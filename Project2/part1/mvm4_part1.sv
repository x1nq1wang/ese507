==> flow/design.v <==
module mvm4_part1(clk, reset, input_valid, input_ready, input_data, output_valid, output_ready, output_data);
    parameter                   WIDTH = 12;
    input                       clk, reset, input_valid, output_ready;
    input  signed [WIDTH-1:0]   input_data;
    output signed [WIDTH*2-1:0] output_data;
    output                      output_valid, input_ready;
    logic                       clk, reset, wr_en_x, wr_en_w, clear_acc, en_acc;
    logic [1:0]                 addr_x;
    logic [3:0]                 addr_w;
    logic                       last_valid;
    datapath #(12, 4, 16) dp( 
                            .in_data(input_data), .clk(clk), .reset(reset), .addr_x(addr_x), .wr_en_x(wr_en_x), 
                            .addr_w(addr_w), .wr_en_w(wr_en_w), .clear_acc(clear_acc), .en_acc(en_acc),
                            .out_data(output_data), .last_valid(last_valid));
    control #(12, 4, 16) ctrl(
                            .clk(clk), .reset(reset), .in_valid(input_valid), .out_ready(output_ready),
                            .addr_x(addr_x), .wr_en_x(wr_en_x),     
                            .addr_w(addr_w), .wr_en_w(wr_en_w),     
                            .clear_acc(clear_acc), .en_acc(en_acc), 
                            .in_ready(input_ready), .out_valid(output_valid), .last_valid(last_valid));
endmodule
module datapath(in_data, clk, reset, addr_x, wr_en_x, addr_w, wr_en_w, clear_acc, en_acc, out_data, last_valid);
    parameter                           WIDTH = 12, X_SIZE = 4, W_SIZE = 16; 
    localparam                          LOGSIZE_X=$clog2(X_SIZE);
    localparam                          LOGSIZE_W=$clog2(W_SIZE);
    input                               clk, reset, wr_en_x, wr_en_w, clear_acc, en_acc;
    input signed [WIDTH-1:0]            in_data;
    input [LOGSIZE_X-1:0]               addr_x;
    input [LOGSIZE_W-1:0]               addr_w;
    output logic signed [WIDTH*2-1:0]   out_data;
    output logic                        last_valid;
    logic                           acc_clr;            
    logic signed [WIDTH-1:0]        w_in;               
    logic signed [WIDTH-1:0]        x_in;               
    logic signed [WIDTH*2-1:0]      mac_out;            
    logic                           mac_out_valid;      
    logic [2:0]           mac_delay_count;  
    memory #(WIDTH, X_SIZE) vector(.clk(clk), .data_in(in_data), .addr(addr_x), .wr_en(wr_en_x), .data_out(x_in));
    memory #(WIDTH, W_SIZE) matrix(.clk(clk), .data_in(in_data), .addr(addr_w),  .wr_en(wr_en_w), .data_out(w_in));
    mac mc(.clk(clk), .reset(acc_clr), .a(w_in), .b(x_in), .valid_in(en_acc), .f(mac_out), .valid_out(mac_out_valid));   
    always_comb begin
        acc_clr = reset || clear_acc;
    end
    always_ff @(posedge clk) begin
        if(mac_out_valid && mac_delay_count == 1)
            out_data <= mac_out;
        else
            out_data <= out_data;
    end
    always_ff @(posedge clk) begin
        if(mac_out_valid && mac_delay_count == 1)  
            last_valid <= 1;
        else if (en_acc == 1)                      
            last_valid <= 0;    
        else 
            last_valid <= last_valid;
    end
    always_ff @(posedge clk) begin
        if(reset == 1 || en_acc == 1)                  
            mac_delay_count <= 0;
        else if (mac_delay_count < 2) 
            mac_delay_count <= mac_delay_count + 1;
        else
            mac_delay_count <= mac_delay_count;
    end
endmodule
module control(clk, reset, in_valid, out_ready, addr_x, wr_en_x, addr_w, wr_en_w, clear_acc, en_acc, in_ready, out_valid, last_valid);
    parameter                     WIDTH = 12, X_SIZE = 4, W_SIZE = 16; 
    localparam                    LOGSIZE_X=$clog2(X_SIZE);
    localparam                    LOGSIZE_W=$clog2(W_SIZE);
    localparam                    NUM_ACC=X_SIZE - 1;
    localparam                    NUM_OUTPUT = W_SIZE / X_SIZE - 1;
    input                         clk, reset, in_valid, out_ready;
    output                        wr_en_x, wr_en_w;
    output                        clear_acc;
    output logic                  en_acc; 
    output logic [LOGSIZE_X-1:0]  addr_x;
    output logic [LOGSIZE_W-1:0]  addr_w;
    output                        in_ready, out_valid;
    input                         last_valid; 
    logic [2:0]             state, next_state;
    logic [3:0]             acc_count;           
    logic [3:0]             output_count;        
    logic [LOGSIZE_W:0]     addr_count_w;        
    logic [LOGSIZE_X:0]     addr_count_x;        
    always_ff @(posedge clk) begin
        if(reset)
            state <= 0;
        else
            state <= next_state;
    end
    always_comb begin
        next_state = state;
        if(state == 0) begin
            if(in_valid == 1)
                next_state = 1;
            else
                next_state = 0;
        end
        else if (state == 1) begin
            if (addr_count_w < W_SIZE)
                next_state = 1;
            else
                next_state = 2;
        end
        else if(state == 2) begin
            if (addr_count_x < X_SIZE)
                next_state = 2;
            else
                next_state = 3;
        end
        else if (state == 3) begin
            if(acc_count < NUM_ACC)
                next_state = 3;
            else
                next_state = 4;
        end
        else if (state == 4) begin
            if (out_ready == 1 && last_valid == 1) begin
                if(output_count < NUM_OUTPUT)
                  next_state = 3;
                else
                  next_state = 0;
            end else
              next_state = 4;
        end
    end
    assign clear_acc = (state == 0) || (state == 4 && last_valid == 1)? 1 : 0;
    assign in_ready = (state == 1 && addr_count_w < W_SIZE) || (state == 2 && addr_count_x < X_SIZE)? 1 : 0; 
    assign wr_en_w = (state == 1 && in_valid == 1 && addr_count_w < W_SIZE)? 1 : 0;
    assign wr_en_x = (state == 2) && (in_valid == 1) && (addr_count_x < X_SIZE)? 1 : 0;
    assign out_valid = (state == 4 && last_valid == 1)? 1 : 0;
    always_ff @(posedge clk)begin
        if(state == 0 || (state == 2 && addr_count_x == X_SIZE) || state == 4) begin
            addr_x <= 2'b00;
            addr_count_x <= 3'b000;
        end else if ((state == 2 && in_valid ==1)|| state == 3) begin
            addr_x <= addr_x + 1;
            addr_count_x <= addr_count_x + 1;
        end else begin
            addr_x <= addr_x; 
            addr_count_x <= addr_count_x;
        end
    end
    always_ff @(posedge clk)begin
        if(state == 0 || state == 2) begin
            addr_w <= 4'b0000;
            addr_count_w <= 5'b00000;
        end else if((state==1 && in_valid==1) || state == 3) begin
            addr_w <= addr_w + 1;
            addr_count_w <= addr_count_w + 1;
        end else begin
            addr_w <= addr_w;
            addr_count_w <= addr_count_w;
        end
    end
    always_ff @(posedge clk)begin
        if(state == 0 || state == 4)
            acc_count <= 4'b0000;
        else if(state == 3)
            acc_count <= acc_count + 1;
        else
            acc_count <= acc_count;
    end
    always_ff @(posedge clk)begin
        if(state == 0)
            output_count <= 4'b0000;
        else if(state == 4 && out_ready == 1 && last_valid == 1)
            output_count <= output_count + 1;
        else
            output_count <= output_count;
    end
    always_ff @(posedge clk) begin
        if(state == 3)
            en_acc <= 1;
        else
            en_acc <= 0;
    end
endmodule          
==> Step by step through the tools: control <==
What the tools print for control, step after step.
Lines are those of the file above, counted from 1.
Operators carry their Yosys type and port widths (W data, S select, Z words).
{ "setup": {"design": "control", "clock_port": "clk", "lib": "sky130hd", "lib_corner": "tt_025C_1v80"} }

==> Word-level counts <==
Source: Yosys, flattened and elaborated, memories not mapped. Widths are those after wreduce. Registers that Yosys merges into a memory's read port (data or address) are not register bits. Print and check cells do not count. Equal cells are merged and count once.
{ "word_totals": {"reg_bits": 26, "in_bits": 5, "output_inout_bits": 12, "elab_cells": 61} }
{ "classes": {"add_sub_neg": 6, "compare": 4, "n_eq": 5, "n_mux": 17, "reduce_logical": 21} }
{ "op_table": {"columns": ["op", "n"], "rows": [
  ["$mux W3", 7],
  ["$add A4 B1 Y4 const B", 3],
  ["$logic_and A1 B1 Y1", 11],
  ["$logic_or A1 B1 Y1", 8],
  ["$lt A4 B2 Y1 const B", 2],
  ["$mux W1", 8],
  ["$eq A3 B2 Y1 const B", 2],
  ["$eq A3 B3 Y1 const B", 2],
  ["$add A5 B1 Y5 const B", 1],
  ["$lt A5 B5 Y1 const B", 1],
  ["$reduce_bool A5 Y1", 1],
  ["$mux W2", 2],
  ["$add A3 B1 Y3 const B", 1],
  ["$eq A3 B1 Y1 const B", 1],
  ["$lt A3 B3 Y1 const B", 1],
  ["$logic_not A3 Y1", 1],
  ["$add A2 B1 Y2 const B", 1]
]} }

==> Depth <==
Yosys ltp: most cells in a row. Word level: on the elaborated netlist, between registers, memories and ports. Mapped: between sequential cells and ports; inverters and the memories' decode and read muxes count.
{ "logic_depth": {"word_depth": 8, "ABC_AREA": 0, "ltp_mapped": 5, "mapped_depth_nobuf": 4} }

==> Netlist <==
Yosys stat after the flow's synthesis: flattened, memories mapped to cells. It holds for the ABC_AREA given above (unset counts as 0); a run with the other value may have another netlist.
{ "synth_totals": {"mapped_cells": 132, "yosys_area_um2": 1203.7, "seqArea_um2": 560.5, "flip_flops": 28, "buffers": 5} }
{ "by_type": {"columns": ["cell_type", "n", "area_total_um2"], "rows": [
  ["sky130_fd_sc_hd__dfxtp_1", 28, 560.538],
  ["sky130_fd_sc_hd__ha_1", 6, 75.072],
  ["sky130_fd_sc_hd__a21oi_1", 13, 65.062],
  ["sky130_fd_sc_hd__xor2_1", 6, 52.55],
  ["sky130_fd_sc_hd__mux2i_1", 5, 50.048],
  ["sky130_fd_sc_hd__or3_1", 8, 50.048],
  ["sky130_fd_sc_hd__nor2_1", 12, 45.043],
  ["sky130_fd_sc_hd__nor3_1", 6, 30.029],
  ["sky130_fd_sc_hd__o21ai_1", 6, 30.029],
  ["sky130_fd_sc_hd__xnor2_1", 3, 26.275],
  ["sky130_fd_sc_hd__nand2b_1", 4, 25.024],
  ["sky130_fd_sc_hd__nand2_1", 6, 22.522],
  ["sky130_fd_sc_hd__nand3_1", 4, 20.019],
  ["sky130_fd_sc_hd__inv_2", 5, 18.768],
  ["sky130_fd_sc_hd__a21oi_2", 2, 17.517],
  ["sky130_fd_sc_hd__buf_4", 2, 15.014],
  ["sky130_fd_sc_hd__o21ai_0", 3, 15.014],
  ["sky130_fd_sc_hd__nand4_1", 2, 12.512]
]} }
Not listed: further types 9, cells in them 11.

==> Timing after synthesis <==
OpenSTA on the mapped netlist: ideal clock, no wires. The path of least setup slack (recovery checks aside). Input and output delay are each 20% of the period. Register names are those of the netlist, which keeps one name where synthesis merged equal registers.
{ "synth_timing": {"kind": "reg2out", "startpoint": "reg state", "endpoint": "out clear_acc", "clock_period_ns": 1.63, "out_delay_ns": 0.326, "t_arrival_ns": 0.860, "required_time_ns": 1.304, "setup_slack_ns": 0.444, "delay_ns": 0.860, "stages": 4, "period_less_setup_slack_ns": 1.186} }
"delay_ns" = arrival - input delay + setup time.
A path that ends at an output port has no setup time.
"stages" counts driving pins, that of a launching flip-flop among them; a cell with two outputs on the path counts twice.
"period_less_setup_slack_ns" = period - worst setup slack (recovery checks aside). The figure is calculated, with input and output delays left at 20% of the set period.
Where an end lacks its bit number, it is one bit of the signal, or one of the new flip-flops if synthesis recoded a state register.
{ "synth_between": {"path_cell_list": "sky130_fd_sc_hd__dfxtp_1 > sky130_fd_sc_hd__buf_4 > sky130_fd_sc_hd__and2_1 > sky130_fd_sc_hd__or2_1"} }
{ "synth_lines": {"columns": ["item", "line_no", "source"], "rows": [
  ["from (decl)", 81, "logic [2:0]             state, next_state;"],
  ["from (assign)", 88, "state <= 0;"],
  ["from (assign)", 90, "state <= next_state;"],
  ["to (decl)", 75, "output                        clear_acc;"]
]} }
No chain of elaborated cells between the ends is given.
Some nets on the timed path still bear RTL names; the line given drives or declares the net.
{ "synth_named_nets": {"columns": ["net", "line_no", "source"], "rows": [
  ["out_valid", 132, "assign out_valid = (state == 4 && last_valid == 1)? 1 : 0;"]
]} }

==> Path in the finished layout <==
Path of least setup slack in the final report of job 1 (OpenROAD, finished layout, wires in). Where an end is a register, its clock arrival counts in the times.
{ "layout_timing": {"kind": "reg2out", "startpoint": "reg state", "endpoint": "out clear_acc", "clock_period_ns": 1.52, "out_delay_ns": 0.30, "t_arrival_ns": 1.17, "required_time_ns": 1.22, "setup_slack_ns": 0.04, "stages": 4} }
Where an end lacks its bit number, it is one bit of the signal, or one of the new flip-flops if synthesis recoded a state register.
{ "layout_between": {"path_cell_list": "sky130_fd_sc_hd__dfxtp_4 > sky130_fd_sc_hd__and2_4 > sky130_fd_sc_hd__or2_1 > sky130_fd_sc_hd__buf_2"} }
{ "layout_lines": {"columns": ["item", "line_no", "source"], "rows": [
  ["from (decl)", 81, "logic [2:0]             state, next_state;"],
  ["from (assign)", 88, "state <= 0;"],
  ["from (assign)", 90, "state <= next_state;"],
  ["to (decl)", 75, "output                        clear_acc;"]
]} }
No chain of elaborated cells between the ends is given.

Subject: flow runs of control

Hi,

Below are 2 stored runs of the flow (Yosys, OpenROAD; platform sky130hd) on control, each with its settings and what was measured, unordered. Constraints: input delay and output delay 20% of the set period each, output load 0.01 pF.
"worst_path_ns": the worst setup path's part of the clock period (all of it between registers, 20% less for each end at a port) less its slack. A launch clock that arrives late makes it longer, a capture clock that arrives late makes it shorter.
"power.total_mw": no workload was simulated; the value follows from the tool's default switching activity.

Job 1
==> flow/run.sh <==
#!/bin/bash
# the make line also repeats the synthesis and layout settings of config.mk as NAME=value (left out here)
make -C /OpenROAD-flow-scripts/flow DESIGN_CONFIG=/design/flow/config.mk WORK_HOME=/design/flow/orfs CLKGATE_MAP_FILE= finish
==> flow/config.mk <==
export PLATFORM = sky130hd
export DESIGN_NAME = control
export DESIGN_NICKNAME = control
export VERILOG_FILES = /design/flow/design.v
export SDC_FILE = /design/flow/constraint.sdc
export NUM_CORES = 4
export LEC_CHECK = 0
export CAP_MARGIN = 15
export CELL_PAD_IN_SITES_DETAIL_PLACEMENT = 2
export CELL_PAD_IN_SITES_GLOBAL_PLACEMENT = 3
export CORE_MARGIN = 5
export CORE_UTILIZATION = 30
export CTS_CLUSTER_DIAMETER = 360
export CTS_CLUSTER_SIZE = 48
export GPL_ROUTABILITY_DRIVEN = 1
export GPL_TIMING_DRIVEN = 0
export PLACE_DENSITY = 0.5
export SLEW_MARGIN = 20
==> flow/constraint.sdc <==
create_clock -name core_clock -period 1.52 [get_ports {clk}]
set_input_delay 0.3040 -clock core_clock [delete_from_list [all_inputs] [get_ports {clk}]]
set_output_delay 0.3040 -clock core_clock [all_outputs]
set_load 0.01 [all_outputs]

==> results of job 1, as JSON <==
{
  "synth_area_um2": 1203.7,
  "dieArea_um2": 5378.8,
  "util_pct": 37.8,
  "timing.setup.ws_ns": 0.044,
  "setupTns_ns": 0.000,
  "final_hold_ws_ns": 0.361,
  "power.total_mw": 1.289,
  "worst_path_ns": 1.17,
  "timing.worst_path_kind": "reg2out"
}

Job 2
==> flow/run.sh <==
#!/bin/bash
# the make line also repeats the synthesis and layout settings of config.mk as NAME=value (left out here)
make -C /OpenROAD-flow-scripts/flow DESIGN_CONFIG=/design/flow/config.mk WORK_HOME=/design/flow/orfs CLKGATE_MAP_FILE= finish
==> flow/config.mk <==
export PLATFORM = sky130hd
export DESIGN_NAME = control
export DESIGN_NICKNAME = control
export VERILOG_FILES = /design/flow/design.v
export SDC_FILE = /design/flow/constraint.sdc
export NUM_CORES = 4
export LEC_CHECK = 0
export ABC_AREA = 1
export CAP_MARGIN = 10
export CORE_MARGIN = 4
export CORE_UTILIZATION = 19
export CTS_CLUSTER_DIAMETER = 43
export GPL_TIMING_DRIVEN = 1
export MIN_ROUTING_LAYER = met1
export SLEW_MARGIN = 10
==> flow/constraint.sdc <==
create_clock -name core_clock -period 1.54 [get_ports {clk}]
set_input_delay 0.3080 -clock core_clock [delete_from_list [all_inputs] [get_ports {clk}]]
set_output_delay 0.3080 -clock core_clock [all_outputs]
set_load 0.01 [all_outputs]

==> results of job 2, as JSON <==
{
  "synth_area_um2": 1265.0,
  "dieArea_um2": 8027.3,
  "util_pct": 25.2,
  "timing.setup.ws_ns": 0.057,
  "setupTns_ns": 0.000,
  "final_hold_ws_ns": 0.457,
  "power.total_mw": 1.288,
  "worst_path_ns": 0.87,
  "timing.worst_path_kind": "in2out"
}

Regards
