==> flow/design.v <==
module mac(clk, reset, a, b, valid_in, f, valid_out);
    input clk, reset, valid_in;
    input signed [11:0] a, b;
    output logic signed [23:0] f;
    output logic valid_out;
    logic en_r;
    logic signed [11:0] a_r, b_r;
    logic signed [23:0] product, acc;
    always_comb begin
        acc = f + a_r*b_r;
        product = a_r*b_r;
    end
    always_ff @(posedge clk)begin
        if(reset) begin
            a_r <= 0;
            b_r <= 0;
        end
        else if(valid_in)begin
            a_r <= a;
            b_r <= b;
        end
        else begin
            a_r <= a_r;
            b_r <= b_r;
        end
    end
    always_ff @ (posedge clk) begin
        if(reset)
            f <= 0;
		else if(en_r == 1)begin      
			if(f[23]==0 & product[23]==0 & acc[23]==1)    
	            f <= 8388607; 
			else if (f[23]==1 & product[23]==1 & acc[23]==0)  
			    f <= -8388608;
			else 
		   	    f <= acc;			
        end
        else
            f <= f;
    end
    always_ff @ (posedge clk) begin
        if(reset)begin
            en_r <= 0;      
        end
        else if(valid_in) begin
            en_r <= 1;
        end
        else begin
            en_r <= 0;
        end
    end
    always_ff @ (posedge clk) begin
        if(reset) begin
            valid_out <= 0;
        end
        else if (en_r) begin
            valid_out <= 1;
        end
        else begin
            valid_out <= 0;
        end
    end
endmodule
* From RTL to reports: mac
What the tools print for mac, step after step.
Lines are those of the file above, counted from 1.
Operators: Yosys type, input widths -> output width; for muxes data width and select width s.
The mark n/a stands for no value.
- Top module :: mac
- Clock :: clk
- Cell library :: sky130hd
- Timing corner :: tt_025C_1v80

* Word level
Counts by Yosys on the flattened word-level netlist (proc, flatten, opt, wreduce; memories kept). Register bits leave out memories and registers merged into their read ports (data or address); mux counts leave out enables and synchronous resets folded into registers. Print and check cells are left out. Cells with the same type and inputs are merged into one.
- Elaborated cells :: 18
- Memories :: 0
- Bits in read-only memories :: 0
- Output and inout port bits :: 25
- Input bits :: 27
- Bits in latches :: 0
- Memory bits (writable) :: 0
- Clocked read ports x word width :: 0
- Flip-flop bits (word level) :: 50
- Shift-type cells :: 0
- Eq/ne operators :: 0
- Muxes and demuxes :: 4
- Order comparisons :: 0
- Divide/modulo/power cells :: 0
- Bitwise logic cells :: 7
- Reduce/logical cells :: 0
- $add $sub $neg :: 1
- Multipliers :: 1
** Operators by type and width (count)
- $mul 12x12->24 :: 1
- $mux 24 :: 2
- $add 24x24->24 :: 1
- $and 1x1->1 :: 4
- $not 1->1 :: 3
- $mux 1 :: 2

* Longest topological paths
Longest topological path by Yosys (ltp), each cell counted once; first at word level (registers and memories cut), then after technology mapping (sequential cells cut; the memories' decode and read muxes count).
- Depth in word-level cells :: 6
- ABC_AREA :: 0
- Depth in mapped cells :: 32
- Depth with buffers taken out :: 29

* After synthesis
The flow's flattened synthesis, as Yosys stat reports it; memories are mapped. The netlist is that of the ABC_AREA named above (0 if unset); the other value can give another one.
Totals and module areas in this step are rounded.
- Mapped area :: 8450 um2
- Buffers :: 40
- Cells in the netlist :: 976
- Flip-flops :: 50
- Sequential part of the area :: 1000 um2
** Cell types
- sky130_fd_sc_hd__fa_1 :: count 139, total area 2.78E+03 um2
- sky130_fd_sc_hd__dfxtp_1 :: count 50, total area 1000.96 um2
- sky130_fd_sc_hd__ha_1 :: count 76, total area 950.912 um2
- sky130_fd_sc_hd__inv_1 :: count 179, total area 671.894 um2
- sky130_fd_sc_hd__nand2_1 :: count 99, total area 371.606 um2
- sky130_fd_sc_hd__and2_1 :: count 55, total area 344.08 um2
- sky130_fd_sc_hd__nor2_1 :: count 78, total area 292.781 um2
- sky130_fd_sc_hd__xnor2_1 :: count 32, total area 280.269 um2
- sky130_fd_sc_hd__mux2i_1 :: count 24, total area 240.23 um2
- sky130_fd_sc_hd__a21oi_1 :: count 45, total area 225.216 um2
- sky130_fd_sc_hd__nor3_1 :: count 25, total area 125.12 um2
- sky130_fd_sc_hd__clkbuf_1 :: count 30, total area 112.608 um2
- sky130_fd_sc_hd__a21o_1 :: count 14, total area 105.101 um2
- sky130_fd_sc_hd__o21ai_0 :: count 13, total area 65.062 um2
- sky130_fd_sc_hd__xor2_1 :: count 7, total area 61.309 um2
- sky130_fd_sc_hd__nand2b_1 :: count 9, total area 56.304 um2
- sky130_fd_sc_hd__o21a_1 :: count 7, total area 52.55 um2
- sky130_fd_sc_hd__a211oi_1 :: count 6, total area 45.043 um2
Other cell types: 44; their cells: 88.

* Worst setup path after synthesis
Path of least setup slack by OpenSTA after synthesis, without wires, with an ideal clock, recovery checks aside; 20% of the period is set as input and as output delay. Where synthesis merged equal registers, the netlist keeps one of their names.
- Path type :: flip-flop to flip-flop
- From :: register b_r[3]
- To :: register f[17]
- Path buffers :: 3
- Stages :: 31
- Data required time :: 7.688 ns
- Clock period :: 7.82 ns
- Setup time :: 0.132 ns
- Data arrival time :: 6.709 ns
- Slack :: 0.979 ns
- Launch time at the first pin :: 0.000 ns
- Path delay :: 6.841 ns
- Period reached after synthesis :: 6.841 ns
"path delay" = arrival - input delay + setup time.
"stages": output pins that drive a net of the path, with the launching flip-flop's if there is one; two outputs of one cell count as two.
"period reached after synthesis" is the clock period less the worst setup slack; recovery checks do not enter. This is arithmetic on one report: input and output delays are still those of the set period (20% each).
The rows between start and end are the longest chain of elaborated cells between them; the timing report does not say that the signal goes this way. Where chains are equally long, one stands for them.
A line is the first line of the expression or statement that the cell stems from. Yosys adds cells for indexed reads and writes and turns some case tables into memories.
At most two assigning lines are given for a register; there are more.
- Path through :: sky130_fd_sc_hd__dfxtp_1 > sky130_fd_sc_hd__clkbuf_1 > sky130_fd_sc_hd__nand2_1 > sky130_fd_sc_hd__fa_1 > sky130_fd_sc_hd__inv_1 > sky130_fd_sc_hd__fa_1 > sky130_fd_sc_hd__fa_1 > sky130_fd_sc_hd__fa_1 > sky130_fd_sc_hd__inv_1 > sky130_fd_sc_hd__fa_1 > sky130_fd_sc_hd__inv_1 > sky130_fd_sc_hd__ha_1 > sky130_fd_sc_hd__a21o_1 > sky130_fd_sc_hd__a21oi_1 > sky130_fd_sc_hd__o21bai_1 > sky130_fd_sc_hd__a31oi_1 > sky130_fd_sc_hd__nand2_1 > sky130_fd_sc_hd__o21a_1 > sky130_fd_sc_hd__nor2_1 > sky130_fd_sc_hd__xnor2_1 > sky130_fd_sc_hd__ha_1 > sky130_fd_sc_hd__buf_2 > sky130_fd_sc_hd__and3_1 > sky130_fd_sc_hd__a211o_1 > sky130_fd_sc_hd__a21o_1 > sky130_fd_sc_hd__and3b_1 > sky130_fd_sc_hd__o22ai_2 > sky130_fd_sc_hd__nand3_2 > sky130_fd_sc_hd__buf_2 > sky130_fd_sc_hd__a21oi_1 > sky130_fd_sc_hd__nor3_1
- Length of the longest elaborated chain :: 6
- Elaborated cells on any way between the ends :: 10
- Classes of those cells :: add/sub (1); mul (1); mux (2); logic (6)
** RTL lines, path post-synthesis
- start, declared :: RTL line 7 : logic signed [11:0] a_r, b_r;
- start, assigned :: RTL line 20 : b_r <= b;
- start, assigned :: RTL line 24 : b_r <= b_r;
- $mul 12x12->24 :: RTL line 10 : acc = f + a_r*b_r;
- $add 24x24->24 :: RTL line 10
- $not 1->1 :: RTL line 33
- $and 1x1->1 :: RTL line 33
- $mux 24 :: RTL line 33
- $mux 24 :: RTL line 31
- end, assigned :: RTL line 34 : f <= -8388608;
- end, assigned :: RTL line 36 : f <= acc;
- end, declared :: RTL line 4 : output logic signed [23:0] f;

* Path in the finished layout
Path of least setup slack in the final report of run 1 (OpenROAD, finished layout, wires in). Where an end is a register, its clock arrival counts in the times.
- Path type :: flip-flop to flip-flop
- From :: register b_r[6]
- To :: register f[16]
- Path buffers :: 0
- Launch time at the first pin :: 0.31 ns
- Slack :: 0.36 ns
- Data arrival time :: 7.78 ns
- Data required time :: 8.14 ns
- Stages :: 27
- Clock period :: 7.98 ns
- Setup time :: 0.15 ns
The rows between start and end are the longest chain of elaborated cells between them; the timing report does not say that the signal goes this way. Where chains are equally long, one stands for them.
At most two assigning lines are given for a register; there are more.
- Path through :: sky130_fd_sc_hd__dfxtp_1 > sky130_fd_sc_hd__nand2_1 > sky130_fd_sc_hd__fa_1 > sky130_fd_sc_hd__inv_1 > sky130_fd_sc_hd__fa_1 > sky130_fd_sc_hd__fa_1 > sky130_fd_sc_hd__fa_1 > sky130_fd_sc_hd__inv_1 > sky130_fd_sc_hd__fa_1 > sky130_fd_sc_hd__inv_1 > sky130_fd_sc_hd__ha_1 > sky130_fd_sc_hd__a21o_1 > sky130_fd_sc_hd__a21oi_1 > sky130_fd_sc_hd__o21bai_1 > sky130_fd_sc_hd__a31oi_1 > sky130_fd_sc_hd__nand3_1 > sky130_fd_sc_hd__a31oi_1 > sky130_fd_sc_hd__xnor2_1 > sky130_fd_sc_hd__ha_1 > sky130_fd_sc_hd__and3_1 > sky130_fd_sc_hd__a211o_1 > sky130_fd_sc_hd__a21o_1 > sky130_fd_sc_hd__and3b_1 > sky130_fd_sc_hd__o22ai_2 > sky130_fd_sc_hd__nand3_4 > sky130_fd_sc_hd__a31oi_1 > sky130_fd_sc_hd__nor3_1
- Length of the longest elaborated chain :: 6
- Elaborated cells on any way between the ends :: 10
- Classes of those cells :: add/sub (1); mul (1); mux (2); logic (6)
** RTL lines, path post-layout
- start, declared :: RTL line 7 : logic signed [11:0] a_r, b_r;
- start, assigned :: RTL line 20 : b_r <= b;
- start, assigned :: RTL line 24 : b_r <= b_r;
- $mul 12x12->24 :: RTL line 10 : acc = f + a_r*b_r;
- $add 24x24->24 :: RTL line 10
- $not 1->1 :: RTL line 33
- $and 1x1->1 :: RTL line 33
- $mux 24 :: RTL line 33
- $mux 24 :: RTL line 31
- end, assigned :: RTL line 34 : f <= -8388608;
- end, assigned :: RTL line 36 : f <= acc;
- end, declared :: RTL line 4 : output logic signed [23:0] f;

Memo
Re: implementation data of mac

Record of 2 stored runs of the RTL-to-layout flow on mac, platform sky130hd. The runs are unordered. Constraints: input delay and output delay 20% of the set period each, output load 0.01 pF.
"achieved clock period" is the run's clock period less its worst setup slack. It is reckoned from that one timing run; input and output delays stay at 20% of the period that was set.
"worst path time" means the part of the period allowed to the worst setup path (the constraints hold back 20% at inputs and 20% at outputs) less its slack; where the path has registers, the arrival times of their clocks count too.
"power consumption" is the tool's figure for a default switching activity; nothing was simulated.
Measured values are rounded.

** Run 1
- Settings :: period_ns=7.98; CORE_UTILIZATION=66; CAP_MARGIN=20; CORE_MARGIN=2; SLEW_MARGIN=20
- Achieved clock period :: 7.620 ns
- Utilization after routing :: 73.4 %
- Setup slack of the worst path :: 0.360 ns
- Worst-case hold slack :: 0.500 ns
- Worst path time :: 7.62 ns
- Critical path type :: flip-flop to flip-flop
- Power consumption :: 0.00135 W
- Die outline area :: 13,700 um2
- Standard-cell area after layout :: 9,220 um2
- Final setup TNS :: 0.000 ns
- Chip area after synthesis (Yosys) :: 8,450 um2

** Run 2
- Settings :: period_ns=6.51; CORE_UTILIZATION=62; SETUP_SLACK_MARGIN=1.72; PLACE_DENSITY_LB_ADDON=0.2; CAP_MARGIN=20; CORE_MARGIN=2; SLEW_MARGIN=20
- Achieved clock period :: 6.756 ns
- Utilization after routing :: 82.0 %
- Setup slack of the worst path :: -0.246 ns
- Worst-case hold slack :: 0.499 ns
- Worst path time :: 6.76 ns
- Critical path type :: flip-flop to flip-flop
- Power consumption :: 0.002 W
- Die outline area :: 14,600 um2
- Standard-cell area after layout :: 10,900 um2
- Final setup TNS :: -5.34 ns
- Chip area after synthesis (Yosys) :: 8,450 um2
