==> flow/design.v <==
module part3_mac(clk, reset, a, b, valid_in, f, valid_out);
    input clk, reset, valid_in;
    input signed [11:0] a, b;
    output logic signed [23:0] f;
    output logic valid_out;
    logic en_reg;
	logic signed [23:0] product;
	logic signed [23:0] testf;
    always_ff @ (posedge clk) begin
        if(reset)begin
            en_reg <= 0; 
            product <= 0;       
        end
        else if(valid_in) begin
            en_reg <= 1;
            product <= a * b;
        end
        else begin
            en_reg <= 0;
        end
    end
    always_ff @ (posedge clk)begin
        if (reset)begin
            testf <= 0;
        end
        else if (valid_in)begin
            if(f[23]==0 & product[23]==0 & testf[23]==1) begin    
	            testf <= 8388607 + a*b; 
		    	  end
			      else if (f[23]==1 & product[23]==1 & testf[23]==0) begin  
				      testf <= -8388608 + a*b;
			      end
			      else begin 
		   	      testf <= testf + a*b;			
  		      end
        end
    end
    always_ff @ (posedge clk) begin
        if(reset) begin
            f <= 0;
        end
		    else if (en_reg) begin      
			    if(f[23]==0 & product[23]==0 & testf[23]==1) begin    
	          f <= 8388607; 
		    	end
			    else if (f[23]==1 & product[23]==1 & testf[23]==0) begin  
				    f <= -8388608;
			    end
			    else begin 
		   	    f <= testf;			
  		    end
		    end
    end  
    always_ff @ (posedge clk) begin
        if(reset) begin
            valid_out <= 0;
        end
        else if (en_reg) begin
            valid_out <= 1;
        end
        else begin
            valid_out <= 0;
        end
    end
endmodule
## Step by step through the tools: part3_mac

What the tools print for part3_mac, step after step.
Lines are those of the file above, counted from 1.
Operators carry their Yosys type and port widths (W data, S select, Z words).
Cell names lack the library's common part.
A cell with n/a has no value.

| inputs | value |
|---|---|
| design top | part3_mac |
| clock port | clk |
| standard-cell library | sky130hd |
| corner | tt_025C_1v80 |

## Elaborated design

Counts by Yosys on the flattened word-level netlist (proc, flatten, opt, wreduce; memories kept). Register bits leave out memories and registers merged into their read ports (data or address); mux counts leave out enables and synchronous resets folded into registers. Print and check cells are left out.

| bit counts | value |
|---|---|
| elaborated cells | 23 |
| output and inout port bits | 25 |
| bits in registers | 74 |
| bits of input ports | 27 |

| cells by class | value |
|---|---|
| multiply operators | 2 |
| $add $sub $neg | 3 |
| muxes and demuxes | 6 |
| bitwise logic cells | 7 |

Operators with widths:

| cell | count |
|---|---|
| $mul A12 B12 Y24 | 2 |
| $mux W24 | 4 |
| $add A24 B24 Y24 const A | 2 |
| $add A24 B24 Y24 | 1 |
| $and A1 B1 Y1 | 4 |
| $not A1 Y1 | 3 |
| $mux W1 | 2 |

## Logic depth

Yosys ltp: most cells in a row. Word level: on the elaborated netlist, between registers, memories and ports. Mapped: between sequential cells and ports; inverters and the memories' decode and read muxes count.

| depth | value |
|---|---|
| depth after elaboration | 4 |
| ABC_AREA | 0 |
| gate-level depth with buffers | 29 |
| gate-level depth less buffers | 27 |

## After synthesis

Source: synth_stat.txt of the flow (Yosys; design flattened, memories mapped). It holds for the ABC_AREA given above (unset counts as 0); a run with the other value may have another netlist.

Cells by type:

| cell | count | area in all (µm²) |
|---|---|---|
| fa_1 | 139 | 2.78E+03 |
| dfxtp_1 | 51 | 1.02E+03 |
| ha_1 | 78 | 975.936 |
| inv_1 | 192 | 720.691 |
| nand2_1 | 138 | 517.997 |
| a21oi_1 | 73 | 365.35 |
| and2_1 | 56 | 350.336 |
| o211ai_1 | 34 | 255.245 |
| nor2_1 | 61 | 228.97 |
| xnor2_1 | 24 | 210.202 |
| clkbuf_1 | 51 | 191.434 |
| o21ai_0 | 37 | 185.178 |
| a211oi_1 | 15 | 112.608 |
| a21o_1 | 14 | 105.101 |
| xor2_1 | 11 | 96.342 |
| nor3_1 | 19 | 95.091 |
| nand2b_1 | 11 | 68.816 |
| o21a_1 | 9 | 67.565 |

Not listed: further types 67, cells in them 164.

| mapped netlist | value |
|---|---|
| flip-flop cells | 51 |
| buffer cells | 60 |
| mapped cells | 1177 |
| synthesis area | 9729.3 µm² |
| area of sequential cells | 1021.0 µm² |

## Path before layout

Source: OpenSTA report_checks on the synthesized netlist (no wires, ideal clock, input and output delay 20% of the period each), path of least setup slack; recovery checks are left aside. Register names are those of the netlist, which keeps one name where synthesis merged equal registers.

| path post-synthesis | value |
|---|---|
| path type | input to register |
| start point | input a[11] |
| end point | register testf[23] |
| driving pins on the path | 28 |
| input delay | 2020 ps |
| arrival | 8153 ps |
| clock period | 10100 ps |
| required time | 10038 ps |
| launch time at the first pin | 2020 ps |
| buffers on the path | 2 |
| setup time | 62 ps |
| slack | 1885 ps |
| delay of the path | 6195 ps |
| period reached after synthesis | 8215 ps |

"delay of the path" is the arrival time less input delay plus setup time.
"driving pins on the path": output pins that drive a net of the path, with the launching flip-flop's if there is one; two outputs of one cell count as two.
"period reached after synthesis" = period - worst setup slack (recovery checks aside). The figure is calculated, with input and output delays left at 20% of the set period.
Between the ends stands the longest chain of elaborated cells between them, by number of cells; it is not shown to be the way that was timed. Of several equally long chains one is given.
A line is the first line of the expression or statement that the cell stems from. Yosys adds cells for indexed reads and writes and turns some case tables into memories.
A register here has more assigning lines than the two given.

| on the way, post-synthesis | value |
|---|---|
| cell sequence | clkbuf_1 > nand2_1 > fa_1 > inv_1 > ha_1 > inv_1 > fa_1 > inv_1 > fa_1 > inv_1 > fa_1 > inv_1 > ha_1 > buf_2 > o21ai_2 > nor3_1 > a2111oi_2 > nand3_2 > ha_1 > a21oi_1 > o21ai_0 > o31ai_1 > o21ai_0 > a211oi_1 > o21ai_0 > o31a_1 > a211o_1 > nand3_1 |
| length of the longest elaborated chain | 4 |
| elaborated cells between the ends (all ways) | 7 |
| classes of those cells | add/sub (3); mul (2); mux (2) |

RTL lines, path post-synthesis:

| item | RTL line | RTL |
|---|---|---|
| start, declared | 3 | `input signed [11:0] a, b;` |
| $mul A12 B12 Y24 | 34 | `testf <= testf + a*b;` |
| $add A24 B24 Y24 | 34 |  |
| $mux W24 | 30 |  |
| $mux W24 | 27 |  |
| end, assigned | 28 | `testf <= 8388607 + a*b;` |
| end, assigned | 31 | `testf <= -8388608 + a*b;` |
| end, declared | 8 | `logic signed [23:0] testf;` |

## Path in the finished layout

From the final timing report of run 1: the path of least setup slack in the routed layout; clock arrival at registers is part of the times.
The path's times are printed in steps of 10 ps; the period is the one set.

| path post-layout | value |
|---|---|
| path type | input to register |
| start point | input b[11] |
| end point | register testf[23] |
| setup time | 50 ps |
| required time | 11840 ps |
| slack | 2200 ps |
| input delay | 2320 ps |
| launch time at the first pin | 2320 ps |
| arrival | 9640 ps |
| clock period | 11600 ps |
| buffers on the path | 1 |
| driving pins on the path | 26 |

Between the ends stands the longest chain of elaborated cells between them, by number of cells; it is not shown to be the way that was timed. Of several equally long chains one is given.
A register here has more assigning lines than the two given.

| on the way, post-layout | value |
|---|---|
| cell sequence | clkdlybuf4s50_1 > clkinv_1 > nor2_1 > fa_1 > fa_1 > fa_1 > fa_1 > inv_1 > fa_1 > inv_1 > ha_1 > and2_1 > and3_1 > a2111oi_0 > nand2_1 > inv_1 > ha_1 > a21oi_1 > o21ai_0 > o31ai_1 > o21ai_0 > a211oi_1 > o21ai_0 > o31a_1 > a211o_1 > nand3_1 |
| length of the longest elaborated chain | 4 |
| elaborated cells between the ends (all ways) | 7 |
| classes of those cells | add/sub (3); mul (2); mux (2) |

RTL lines, path post-layout:

| item | RTL line | RTL |
|---|---|---|
| start, declared | 3 | `input signed [11:0] a, b;` |
| $mul A12 B12 Y24 | 34 | `testf <= testf + a*b;` |
| $add A24 B24 Y24 | 34 |  |
| $mux W24 | 30 |  |
| $mux W24 | 27 |  |
| end, assigned | 28 | `testf <= 8388607 + a*b;` |
| end, assigned | 31 | `testf <= -8388608 + a*b;` |
| end, declared | 8 | `logic signed [23:0] testf;` |

Hand-over note for part3_mac

2 stored runs of part3_mac in the flow (synthesis by Yosys, layout by OpenROAD, sky130hd cells), in arbitrary order. Constraints: input delay and output delay 20% of the set period each, output load 0.01 pF.
"time of the worst setup path": the worst setup path's part of the clock period (all of it between registers, 20% less for each end at a port) less its slack. A launch clock that arrives late makes it longer, a capture clock that arrives late makes it shorter.
"time of the worst setup path" is given in steps of 10 ps.
A setting shown as . is not set for that run.
Among the results, . means that no value is shown for the run.

| setting or result | run 1 | run 2 |
|---|---|---|
| period_ns | 11.6 | 7.87 |
| CORE_UTILIZATION | 44 | 53 |
| SETUP_SLACK_MARGIN | -0.06 | . |
| PLACE_DENSITY | 0.84 | . |
| CELL_PAD_IN_SITES_GLOBAL_PLACEMENT | 1 | 0 |
| TNS_END_PERCENT | 5 | . |
| GPL_ROUTABILITY_DRIVEN | 0 | . |
| CTS_CLUSTER_DIAMETER | 355 | . |
| MIN_ROUTING_LAYER | met1 | . |
| CAP_MARGIN | 20 | 20 |
| CORE_MARGIN | 2 | 2 |
| SLEW_MARGIN | 20 | 40 |
| PLACE_DENSITY_LB_ADDON | . | 0.05 |
| CORE_ASPECT_RATIO | . | 0.58 |
| CELL_PAD_IN_SITES_DETAIL_PLACEMENT | . | 1 |
| lowest setup slack (ps) | 2201 | . |
| time of the worst setup path (ps) | 7080 | . |
| worst path kind | input to register | . |
| worst hold slack after layout (ps) | 458 | . |
| cell area after synthesis (µm²) | 9729.3 | . |
| standard-cell area of the final layout (µm²) | 10545.1 | . |
| die area (µm²) | 23317.3 | . |
| final setup TNS (ps) | 0 | . |

Run 2: stopped before the end: routing reported GRT-0232

End of note.
